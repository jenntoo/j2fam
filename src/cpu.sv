==> flow/design.v <==
module cpu #(
    parameter unsigned CLOCK_DIVIDER = 12
) (
    input logic clock_i,
    input logic reset_i,
    input logic [7:0] data_i,
    input logic data_valid_i,
    output logic [7:0] data_o,
    output logic [15:0] address_o,
    output logic bus_read_o,
    output logic bus_write_o
);
  logic [7:0] clock_divider;
  logic clock_ready;
  always_ff @(posedge clock_i) begin
    if (reset_i == 1) begin
      clock_ready   <= 0;
      clock_divider <= 0;
    end else if (clock_divider == CLOCK_DIVIDER - 1) begin
      clock_divider <= 0;
      clock_ready   <= 1;
    end else begin
      clock_divider <= clock_divider + 1;
      clock_ready   <= 0;
    end
  end
  logic [ 7:0] accumulator;
  logic [ 7:0] index_x;
  logic [ 7:0] index_y;
  logic [ 7:0] program_counter_high;
  logic [ 7:0] program_counter_low;
  logic [ 7:0] stack_pointer;
  logic [ 7:0] status;
  logic [ 2:0] instruction_stage;
  logic [ 7:0] adder_hold;
  logic [ 7:0] address_high;
  logic [ 7:0] address_low;
  logic [ 7:0] current_instruction;
  logic [ 7:0] data_output;
  logic [15:0] incremented_program_counter;
  assign incremented_program_counter = {program_counter_high, program_counter_low} + 1;
  logic [2:0] next_instruction_stage;
  logic [7:0] alu_input_a;
  logic [7:0] alu_input_b;
  logic [7:0] alu_result;
  logic [7:0] alu_result_status;
  logic [2:0] alu_op;
  logic [7:0] data_status;
  logic [7:0] next_accumulator;
  logic [7:0] next_adder_hold;
  logic [7:0] next_address_high;
  logic [7:0] next_address_low;
  logic [7:0] next_index_x;
  logic [7:0] next_index_y;
  logic [7:0] next_instruction;
  logic [7:0] next_output_data;
  logic [7:0] next_program_counter_high;
  logic [7:0] next_program_counter_low;
  logic [7:0] next_stack_pointer;
  logic [7:0] next_status;
  logic new_carry;
  logic alu_result_to_adder_hold;
  logic alu_status_to_status;
  logic bus_read;
  logic bus_write;
  logic data_status_to_status;
  logic increment_pc_to_address;
  logic increment_pc_to_pc;
  always_comb begin
    next_accumulator = accumulator;
    next_adder_hold = adder_hold;
    next_address_high = address_high;
    next_address_low = address_low;
    next_index_x = index_x;
    next_index_y = index_y;
    next_instruction = current_instruction;
    next_output_data = data_output;
    next_program_counter_high = program_counter_high;
    next_program_counter_low = program_counter_low;
    next_stack_pointer = stack_pointer;
    next_status = status;
    next_instruction_stage = instruction_stage;
    alu_result_to_adder_hold = 0;
    alu_status_to_status = 0;
    bus_read = 0;
    bus_write = 0;
    data_status_to_status = 0;
    increment_pc_to_address = 0;
    increment_pc_to_pc = 0;
    alu_input_a = 0;
    alu_input_b = 0;
    alu_op = 0;
    case (instruction_stage)
      0: begin
        if (data_valid_i) begin
          next_instruction_stage = 1;
          next_instruction = data_i;
          case (data_i)
            8'hEA, 8'hAA, 8'hA8, 8'h8A, 8'h98, 8'h9A, 8'hBA, 8'h38, 8'h18: begin
            end
            default begin
              increment_pc_to_pc = 1;
              increment_pc_to_address = 1;
              bus_read = 1;
            end
          endcase
        end
        case (current_instruction)
          8'h69, 8'hE9, 8'h29, 8'h09, 8'h49, 8'h6D,
          8'hED, 8'hCD, 8'h2D, 8'h4D, 8'h0D: begin
            next_accumulator = adder_hold;
          end
          default: begin
          end
        endcase
      end
      1: begin
        case (current_instruction)
          8'hEA, 8'h38, 8'h18: begin
            next_instruction_stage = 0;
            increment_pc_to_pc = 1;
            increment_pc_to_address = 1;
            bus_read = 1;
            case (current_instruction)
              8'h38: next_status[0] = 1;
              8'h18: next_status[0] = 0;
              default: ;
            endcase
          end
          8'hA9, 8'hA2, 8'hA0: begin
            if (data_valid_i) begin
              next_instruction_stage = 0;
              increment_pc_to_pc = 1;
              increment_pc_to_address = 1;
              bus_read = 1;
              data_status_to_status = 1;
              case (current_instruction)
                8'hA9: next_accumulator = data_i;
                8'hA2: next_index_x = data_i;
                8'hA0: next_index_y = data_i;
                default: ;
              endcase
            end
          end
          8'h85: begin
            if (data_valid_i) begin
              next_instruction_stage = 2;
              next_address_low = data_i;
              next_address_high = 0;
              next_output_data = accumulator;
              bus_write = 1;
            end
          end
          8'h69, 8'hE9, 8'hC9, 8'h29, 8'h49, 8'h09: begin
            if (data_valid_i) begin
              next_instruction_stage = 0;
              increment_pc_to_pc = 1;
              increment_pc_to_address = 1;
              bus_read = 1;
              case (current_instruction)
                8'h69: alu_op = 0;
                8'hE9: alu_op = 1;
                8'hC9: alu_op = 3;
                8'h29: alu_op = 4;
                8'h49: alu_op = 5;
                8'h09: alu_op = 6;
                default: ;
              endcase
              alu_input_a = accumulator;
              alu_input_b = data_i;
              alu_result_to_adder_hold = 1;
              alu_status_to_status = 1;
            end
          end
          8'hA5, 8'hA6, 8'hA4: begin
            if (data_valid_i) begin
              next_instruction_stage = 2;
              next_address_high = 0;
              next_address_low = data_i;
              bus_read = 1;
            end
          end
          8'hB5, 8'hA1: begin
            if (data_valid_i) begin
              next_instruction_stage = 2;
              alu_op = 2;
              alu_input_a = index_x;
              alu_input_b = data_i;
              alu_result_to_adder_hold = 1;
            end
          end
          8'hAD, 8'h6D, 8'hED, 8'hCD, 8'h2D, 8'h4D,
          8'h0D: begin
            if (data_valid_i) begin
              next_instruction_stage = 2;
              next_adder_hold = data_i;
              increment_pc_to_address = 1;
              bus_read = 1;
            end
          end
          8'h4C: begin
            if (data_valid_i) begin
              next_instruction_stage = 2;
              next_program_counter_low = data_i;
              increment_pc_to_address = 1;
              bus_read = 1;
            end
          end
          8'hAA, 8'hA8, 8'h8A, 8'h98, 8'h9A, 8'hBA: begin
            next_instruction_stage = 0;
            increment_pc_to_pc = 1;
            increment_pc_to_address = 1;
            bus_read = 1;
            case (current_instruction)
              8'hAA: next_index_x = accumulator;
              8'hA8: next_index_y = accumulator;
              8'h8A: next_accumulator = index_x;
              8'h98: next_accumulator = index_y;
              8'h9A: next_stack_pointer = index_x;
              8'hBA: next_index_x = stack_pointer;
              default: ;
            endcase
          end
          default begin
          end
        endcase
      end
      2: begin
        case (current_instruction)
          8'hA5, 8'hA6, 8'hA4: begin
            next_instruction_stage = 0;
            increment_pc_to_pc = 1;
            increment_pc_to_address = 1;
            bus_read = 1;
            data_status_to_status = 1;
            case (current_instruction)
              8'hA5: next_accumulator = data_i;
              8'hA6: next_index_x = data_i;
              8'hA4: next_index_y = data_i;
              default: begin
              end
            endcase
          end
          8'hB5: begin
            next_instruction_stage = 3;
            next_address_low = adder_hold;
            next_address_high = 0;
            bus_read = 1;
          end
          8'hA1: begin
            next_instruction_stage = 3;
            next_address_low = adder_hold;
            next_address_high = 0;
            bus_read = 1;
            alu_op = 2;
            alu_input_b = 1;
            alu_input_a = adder_hold;
            alu_result_to_adder_hold = 1;
          end
          8'h85: begin
            next_instruction_stage = 0;
            increment_pc_to_pc = 1;
            increment_pc_to_address = 1;
            bus_read = 1;
          end
          8'hAD, 8'h6D, 8'hED, 8'hCD, 8'h2D, 8'h4D,
          8'h0D: begin
            if (data_valid_i) begin
              next_instruction_stage = 3;
              next_address_low = adder_hold;
              next_address_high = data_i;
              increment_pc_to_pc = 1;
              bus_read = 1;
            end
          end
          8'h4C: begin
            if (data_valid_i) begin
              next_instruction_stage = 0;
              next_program_counter_high = data_i;
              next_address_low = program_counter_low;
              next_address_high = data_i;
              bus_read = 1;
            end
          end
          default begin
          end
        endcase
      end
      3: begin
        case (current_instruction)
          8'hAD: begin
            if (data_valid_i) begin
              next_instruction_stage = 0;
              increment_pc_to_pc = 1;
              increment_pc_to_address = 1;
              next_accumulator = data_i;
              bus_read = 1;
            end
          end
          8'h6D, 8'hED, 8'hCD, 8'h2D, 8'h4D, 8'h0D: begin
            if (data_valid_i) begin
              next_instruction_stage = 0;
              increment_pc_to_pc = 1;
              increment_pc_to_address = 1;
              bus_read = 1;
              case (current_instruction)
                8'h6D: alu_op = 0;
                8'hED: alu_op = 1;
                8'hCD: alu_op = 3;
                8'h2D: alu_op = 4;
                8'h4D: alu_op = 5;
                8'h0D: alu_op = 6;
                default: ;
              endcase
              alu_input_a = accumulator;
              alu_input_b = data_i;
              alu_result_to_adder_hold = 1;
              alu_status_to_status = 1;
            end
          end
          8'hB5: begin
            next_instruction_stage = 0;
            increment_pc_to_pc = 1;
            increment_pc_to_address = 1;
            bus_read = 1;
            data_status_to_status = 1;
            case (current_instruction)
              8'hB5: next_accumulator = data_i;
              default: ;
            endcase
          end
          8'hA1: begin
            next_instruction_stage = 4;
            next_address_low = adder_hold;
            next_address_high = 0;
            bus_read = 1;
            next_adder_hold = data_i;
          end
          default begin
          end
        endcase
      end
      4: begin
        case (current_instruction)
          8'hA1: begin
            next_instruction_stage = 5;
            next_address_low = adder_hold;
            next_address_high = data_i;
            bus_read = 1;
          end
          default begin
          end
        endcase
      end
      5: begin
        case (current_instruction)
          8'hA1: begin
            next_instruction_stage = 0;
            increment_pc_to_pc = 1;
            increment_pc_to_address = 1;
            bus_read = 1;
            next_accumulator = data_i;
          end
          default begin
          end
        endcase
      end
      6: begin
        if (data_valid_i == 1) begin
          next_instruction_stage = 7;
          next_program_counter_low = data_i;
          next_address_high = 8'hFF;
          next_address_low = 8'hFD;
          bus_read = 1;
        end
      end
      7: begin
        if (data_valid_i == 1) begin
          next_instruction_stage = 0;
          next_program_counter_high = data_i;
          next_address_low = program_counter_low;
          next_address_high = data_i;
          bus_read = 1;
        end
      end
      default begin
      end
    endcase
    data_status = 0;
    data_status[1] = (data_i == 0);
    data_status[7] = data_i[7];
    alu_result = 0;
    alu_result_status = 0;
    new_carry = 0;
    case (alu_op)
      2: begin
        alu_result = alu_input_a + alu_input_b;
      end
      0: begin
        {new_carry, alu_result} = {1'b0, alu_input_a} +
            {1'b0, alu_input_b} +
            {8'b0, status[0]};
        alu_result_status = status;
        alu_result_status[0] = new_carry;
        alu_result_status[7] = alu_result[7];
        alu_result_status[1] = (alu_result == 0);
        alu_result_status[6] = 0;
      end
      1: begin
        {new_carry, alu_result} = {1'b0, alu_input_a} +
            {1'b0, ~alu_input_b} +
            {8'b0,~status[0]};
        alu_result_status = status;
        alu_result_status[0] = new_carry;
        alu_result_status[7] = alu_result[7];
        alu_result_status[1] = (alu_result == 0);
        alu_result_status[6] = 0;
      end
      3: begin
        {new_carry, alu_result} = {1'b0, alu_input_a} + {1'b0, alu_input_b} + {9'b000000001};
        alu_result_status = status;
        alu_result_status[0] = new_carry;
        alu_result_status[7] = alu_result[7];
        alu_result_status[1] = (alu_result == 0);
        alu_result_status[6] = 0;
      end
      4, 5, 6: begin
        case (alu_op)
          4: alu_result = alu_input_a & alu_input_b;
          5: alu_result = alu_input_a ^ alu_input_b;
          6: alu_result = alu_input_a | alu_input_b;
          default: ;
        endcase
        alu_result_status = status;
        alu_result_status[7] = alu_result[7];
        alu_result_status[1] = (alu_result == 0);
      end
      default begin
      end
    endcase
    if (alu_status_to_status) begin
      next_status = alu_result_status;
    end
    if (data_status_to_status) begin
      next_status = data_status;
    end
    if (increment_pc_to_address) begin
      next_address_low  = incremented_program_counter[7:0];
      next_address_high = incremented_program_counter[15:8];
    end
    if (increment_pc_to_pc) begin
      next_program_counter_low  = incremented_program_counter[7:0];
      next_program_counter_high = incremented_program_counter[15:8];
    end
    if (alu_result_to_adder_hold) begin
      next_adder_hold = alu_result;
    end
  end
  always_ff @(posedge clock_i) begin
    if (reset_i == 1) begin
      instruction_stage <= 6;
      bus_read_o <= 1;
      address_low <= 8'hFC;
      address_high <= 8'hFF;
      accumulator <= 0;
      index_x <= 0;
      index_y <= 0;
      stack_pointer <= 0;
      status <= 8'b00110100;
    end else if (clock_ready == 1) begin
      accumulator <= next_accumulator;
      adder_hold <= next_adder_hold;
      address_high <= next_address_high;
      address_low <= next_address_low;
      bus_read_o <= bus_read;
      bus_write_o <= bus_write;
      current_instruction <= next_instruction;
      data_output <= next_output_data;
      index_x <= next_index_x;
      index_y <= next_index_y;
      instruction_stage <= next_instruction_stage;
      program_counter_high <= next_program_counter_high;
      program_counter_low <= next_program_counter_low;
      stack_pointer <= next_stack_pointer;
      status <= next_status;
    end
  end
  assign address_o = {address_high, address_low};
  assign data_o = data_output;
endmodule : cpu
# Step by step through the tools: cpu

Tool output for the design above, in the order of the flow.
Line numbers count from 1 in the design file above.
A cell with n/a has no value.

Top module: cpu
Clock input: clock_i
Standard-cell library: sky130hd
Library corner: tt_025C_1v80

# Word level

Yosys after proc, flatten, opt, wreduce and memory -nomap, before mapping. Memory bits, and registers merged into a memory's read port (data or address), are not among the register bits. Print and check cells are not counted.

Cells after elaboration: 315
Input bits: 11
Output and inout bits: 26
Register bits after elaboration: 103

Bitwise operators: 10
Equal/unequal tests: 105
Reduce/logical cells: 49
Mux-type cells: 126
Add/sub/neg operators: 8

Operators by type and width:

| kind                                                 | count |
| two-way mux 8 bit                                    | 51 |
| equality test 8 bit (second input constant)          | 28 |
| parallel mux 8 bit (select 2 bit)                    | 13 |
| parallel mux 8 bit (select 5 bit)                    | 3 |
| parallel mux 8 bit (select 4 bit)                    | 2 |
| inequality test 3 bit (second input constant)        | 19 |
| OR reduction 6 bit                                   | 8 |
| parallel mux 8 bit (select 6 bit)                    | 1 |
| parallel mux 8 bit (select 3 bit)                    | 2 |
| equality test 8 x 7 -> 1 bit (second input constant) | 5 |
| equality test 8 x 6 -> 1 bit (second input constant) | 4 |
| AND reduction 8 bit                                  | 4 |
| two-way mux 3 bit                                    | 10 |
| parallel mux 3 bit (select 5 bit)                    | 2 |
| OR reduction 9 bit                                   | 3 |
| inequality test 4 bit (second input constant)        | 6 |
| equality test 8 x 4 -> 1 bit (second input constant) | 3 |
| parallel mux 3 bit (select 8 bit)                    | 1 |
| parallel mux 3 bit (select 4 bit)                    | 2 |
| equality test 3 bit (second input constant)          | 7 |
| OR reduction 7 bit                                   | 3 |
| OR reduction 20 bit                                  | 1 |
| inequality test 2 bit (second input constant)        | 9 |
| adder 8 x 8 -> 9 bit                                 | 2 |
| adder 9 x 1 -> 9 bit                                 | 2 |
| two-way mux 1 bit                                    | 18 |
| parallel mux 3 bit (select 3 bit)                    | 2 |
| parallel mux 1 bit (select 6 bit)                    | 3 |

Other operator kinds: 38; their cells: 84.

# Logic depth

Yosys ltp: most cells in a row. Word level: on the elaborated netlist, between registers, memories and ports. Mapped: between sequential cells and ports; inverters and the memories' decode and read muxes count.

Depth in word-level cells: 10
ABC_AREA: 0
Mapped depth: 19
Gate-level depth less buffers: 17

# After synthesis

Yosys stat after the flow's synthesis: flattened, memories mapped to cells. It holds for the ABC_AREA given above (unset counts as 0); a run with the other value may have another netlist.
Totals and module areas in this step are rounded.

Buffers: 71
Mapped flip-flops: 108
Area of sequential cells: 2,572 um^2
Synthesis area: 8,298 um^2
Mapped cells: 987

Cells by type:

| cell                      | count | total area (um^2) |
| sky130_fd_sc_hd__dfxtp_1  | 67    | 1.34E+03 |
| sky130_fd_sc_hd__edfxtp_1 | 41    | 1.23E+03 |
| sky130_fd_sc_hd__a21oi_1  | 86    | 430.413 |
| sky130_fd_sc_hd__nor2_1   | 102   | 382.867 |
| sky130_fd_sc_hd__mux2i_1  | 38    | 380.365 |
| sky130_fd_sc_hd__nand2_1  | 94    | 352.838 |
| sky130_fd_sc_hd__ha_1     | 28    | 350.336 |
| sky130_fd_sc_hd__nand3_1  | 46    | 230.221 |
| sky130_fd_sc_hd__a221o_1  | 21    | 210.202 |
| sky130_fd_sc_hd__a22oi_1  | 25    | 187.68 |
| sky130_fd_sc_hd__o21ai_0  | 37    | 185.178 |
| sky130_fd_sc_hd__xnor2_1  | 18    | 157.651 |
| sky130_fd_sc_hd__xor2_1   | 18    | 157.651 |
| sky130_fd_sc_hd__clkbuf_1 | 38    | 142.637 |
| sky130_fd_sc_hd__inv_1    | 37    | 138.883 |
| sky130_fd_sc_hd__o211ai_1 | 16    | 120.115 |
| sky130_fd_sc_hd__mux2_2   | 10    | 112.608 |
| sky130_fd_sc_hd__a21o_1   | 13    | 97.594 |

Not listed: further types 76, cells in them 252.

# Path before layout

Source: OpenSTA report_checks on the synthesized netlist (no wires, ideal clock, input and output delay 20% of the period each), path of least setup slack; recovery checks are left aside. Register names are those of the netlist, which keeps one name where synthesis merged equal registers.

Path kind: input to register
Start: in data_valid_i
End: reg adder_hold[4]
Period: 4.69 ns
Required time: 4.429 ns
Setup slack: 0.102 ns
Path delay: 3.650 ns
Input delay: 0.938 ns
Stages on the path: 17
Setup time: 0.261 ns
Time at the first pin: 0.938 ns
Data arrival time: 4.327 ns
Path buffers: 4
Synthesis period reached: 4.588 ns

"path delay" is the arrival time less input delay plus setup time.
"stages on the path": output pins that drive a net of the path, with the launching flip-flop's if there is one; two outputs of one cell count as two.
"synthesis period reached" = period - worst setup slack (recovery checks aside). The figure is calculated, with input and output delays left at 20% of the set period.
The rows between start and end are the longest chain of elaborated cells between them; the timing report does not say that the signal goes this way. Where chains are equally long, one stands for them.
A line is the first line of the expression or statement that the cell stems from. Yosys adds cells for indexed reads and writes and turns some case tables into memories.
The path ends at the data pin of a flip-flop with enable; ways to the enable are not counted.

Cell sequence: sky130_fd_sc_hd__clkbuf_1 sky130_fd_sc_hd__nor2b_1 sky130_fd_sc_hd__and3_1 sky130_fd_sc_hd__buf_2 sky130_fd_sc_hd__o21ai_0 sky130_fd_sc_hd__o21ai_1 sky130_fd_sc_hd__and2_1 sky130_fd_sc_hd__ha_1 sky130_fd_sc_hd__clkbuf_1 sky130_fd_sc_hd__or2_2 sky130_fd_sc_hd__and3_1 sky130_fd_sc_hd__clkbuf_1 sky130_fd_sc_hd__nor3_1 sky130_fd_sc_hd__xor2_1 sky130_fd_sc_hd__a222oi_1 sky130_fd_sc_hd__nor2_1 sky130_fd_sc_hd__o32a_1
Cells in the longest elaborated chain: 8
Elaborated cells between the ends (all ways): 44
Classes of those cells: add/sub (6); eq/ne (6); mux (26); logic (4); reduce/logical (2)

RTL lines, path post-synthesis:

| element                           | RTL line | text |
| start: declaration                | 7        | `input logic data_valid_i,` |
| two-way mux 8 bit                 | 301      | `if (data_valid_i) begin` |
| two-way mux 8 bit                 | 290      | `case (current_instruction)` |
| parallel mux 8 bit (select 4 bit) | 93       | `case (instruction_stage)` |
| inverter 8 bit                    | 411      | `{1'b0, ~alu_input_b} +` |
| adder 8 x 8 -> 9 bit              | 410      | `{new_carry, alu_result} = {1'b0, alu_input_a} +` |
| adder 9 x 1 -> 9 bit              | 410      |  |
| parallel mux 8 bit (select 5 bit) | 395      | `case (alu_op)` |
| two-way mux 8 bit                 | 455      | `if (alu_result_to_adder_hold) begin` |
| end: assignment                   | 472      | `adder_hold <= next_adder_hold;` |
| end: declaration                  | 35       | `logic [ 7:0] adder_hold;` |

# Worst path after layout

Path of least setup slack in the final report of entry A (OpenROAD, finished layout, wires in). Where an end is a register, its clock arrival counts in the times.

Path kind: register to register
Start: reg current_instruction[0]
End: reg adder_hold[2]
Data arrival time: 4.25 ns
Period: 3.7 ns
Path buffers: 5
Required time: 3.82 ns
Setup time: 0.27 ns
Stages on the path: 17
Time at the first pin: 0.39 ns
Setup slack: -0.43 ns

The rows between start and end are the longest chain of elaborated cells between them; the timing report does not say that the signal goes this way. Where chains are equally long, one stands for them.
The path ends at the data pin of a flip-flop with enable; ways to the enable are not counted.

Cell sequence: sky130_fd_sc_hd__edfxtp_1 sky130_fd_sc_hd__or3b_4 sky130_fd_sc_hd__and4bb_2 sky130_fd_sc_hd__buf_12 sky130_fd_sc_hd__a22oi_2 sky130_fd_sc_hd__nor2_1 sky130_fd_sc_hd__a221o_2 sky130_fd_sc_hd__buf_6 sky130_fd_sc_hd__fa_2 sky130_fd_sc_hd__buf_6 sky130_fd_sc_hd__xor2_4 sky130_fd_sc_hd__buf_12 sky130_fd_sc_hd__buf_8 sky130_fd_sc_hd__or2_4 sky130_fd_sc_hd__a32o_2 sky130_fd_sc_hd__a222oi_1 sky130_fd_sc_hd__a31oi_1
Cells in the longest elaborated chain: 10
Elaborated cells between the ends (all ways): 65
Classes of those cells: add/sub (6); eq/ne (21); mux (27); logic (4); reduce/logical (7)

RTL lines, path post-layout:

| element                           | RTL line | text |
| start: declaration                | 38       | `logic [ 7:0] current_instruction;` |
| start: assignment                 | 477      | `current_instruction <= next_instruction;` |
| equality test 8 x 4 -> 1 bit      | 306      | `case (current_instruction)` |
| parallel mux 3 bit (select 5 bit) | 306      |  |
| two-way mux 3 bit                 | 301      | `if (data_valid_i) begin` |
| two-way mux 3 bit                 | 290      | `case (current_instruction)` |
| parallel mux 3 bit (select 4 bit) | 93       | `case (instruction_stage)` |
| equality test 3 bit               | 428      | `case (alu_op)` |
| parallel mux 8 bit (select 3 bit) | 428      |  |
| two-way mux 8 bit                 | 395      | `case (alu_op)` |
| parallel mux 8 bit (select 5 bit) | 395      |  |
| two-way mux 8 bit                 | 455      | `if (alu_result_to_adder_hold) begin` |
| end: assignment                   | 472      | `adder_hold <= next_adder_hold;` |
| end: declaration                  | 35       | `logic [ 7:0] adder_hold;` |

Hand-over note for cpu

Measured results for cpu: 2 stored runs of the Yosys and OpenROAD flow on sky130hd. The settings differ; the order carries no meaning. The constraints put input and output delay at 20% of the set period each and load the outputs with 0.01 pF.
By "achieved period" is meant the clock period of the run minus its worst setup slack. This is arithmetic on one report: input and output delays are still those of the set period (20% each).
By "time of the worst setup path" is meant the share of the clock period that the worst setup path is allowed (20% is reserved at inputs, 20% at outputs), minus its slack. Clock arrival times at its registers enter into it.
"total power after layout": no workload was simulated; the value follows from the tool's default switching activity.
The measured numbers are rounded.
A setting shown as - is not set for that run.
Results: - = not shown.

| name                                  | entry A              | entry B |
| period_ns                             | 3.7                  | 5.69    |
| CORE_UTILIZATION                      | 15                   | 68      |
| PLACE_DENSITY_LB_ADDON                | 0.06                 | -       |
| CORE_ASPECT_RATIO                     | 1.89                 | 1.56    |
| CTS_CLUSTER_DIAMETER                  | 322                  | 21      |
| CAP_MARGIN                            | 20                   | 20      |
| SLEW_MARGIN                           | 30                   | 20      |
| CORE_MARGIN                           | 2                    | 3       |
| PLACE_DENSITY                         | -                    | 0.46    |
| CELL_PAD_IN_SITES_DETAIL_PLACEMENT    | -                    | 2       |
| TNS_END_PERCENT                       | -                    | 70      |
| GPL_TIMING_DRIVEN                     | -                    | 0       |
| GPL_ROUTABILITY_DRIVEN                | -                    | 1       |
| MAX_ROUTING_LAYER                     | -                    | met5    |
| area inside the die boundary (um^2)   | 57,310               | -       |
| achieved period (ns)                  | 4.126                | -       |
| utilization after layout (%)          | 21.7                 | -       |
| time of the worst setup path (ns)     | 4.13                 | -       |
| class of the worst setup path         | register to register | -       |
| setup slack of the critical path (ns) | -0.426               | -       |
| synthesized cell area (um^2)          | 8,298                | -       |
| total power after layout (mW)         | 2.453                | -       |

Entry B: did not finish, placement stopped with DPL-0033

End of note.
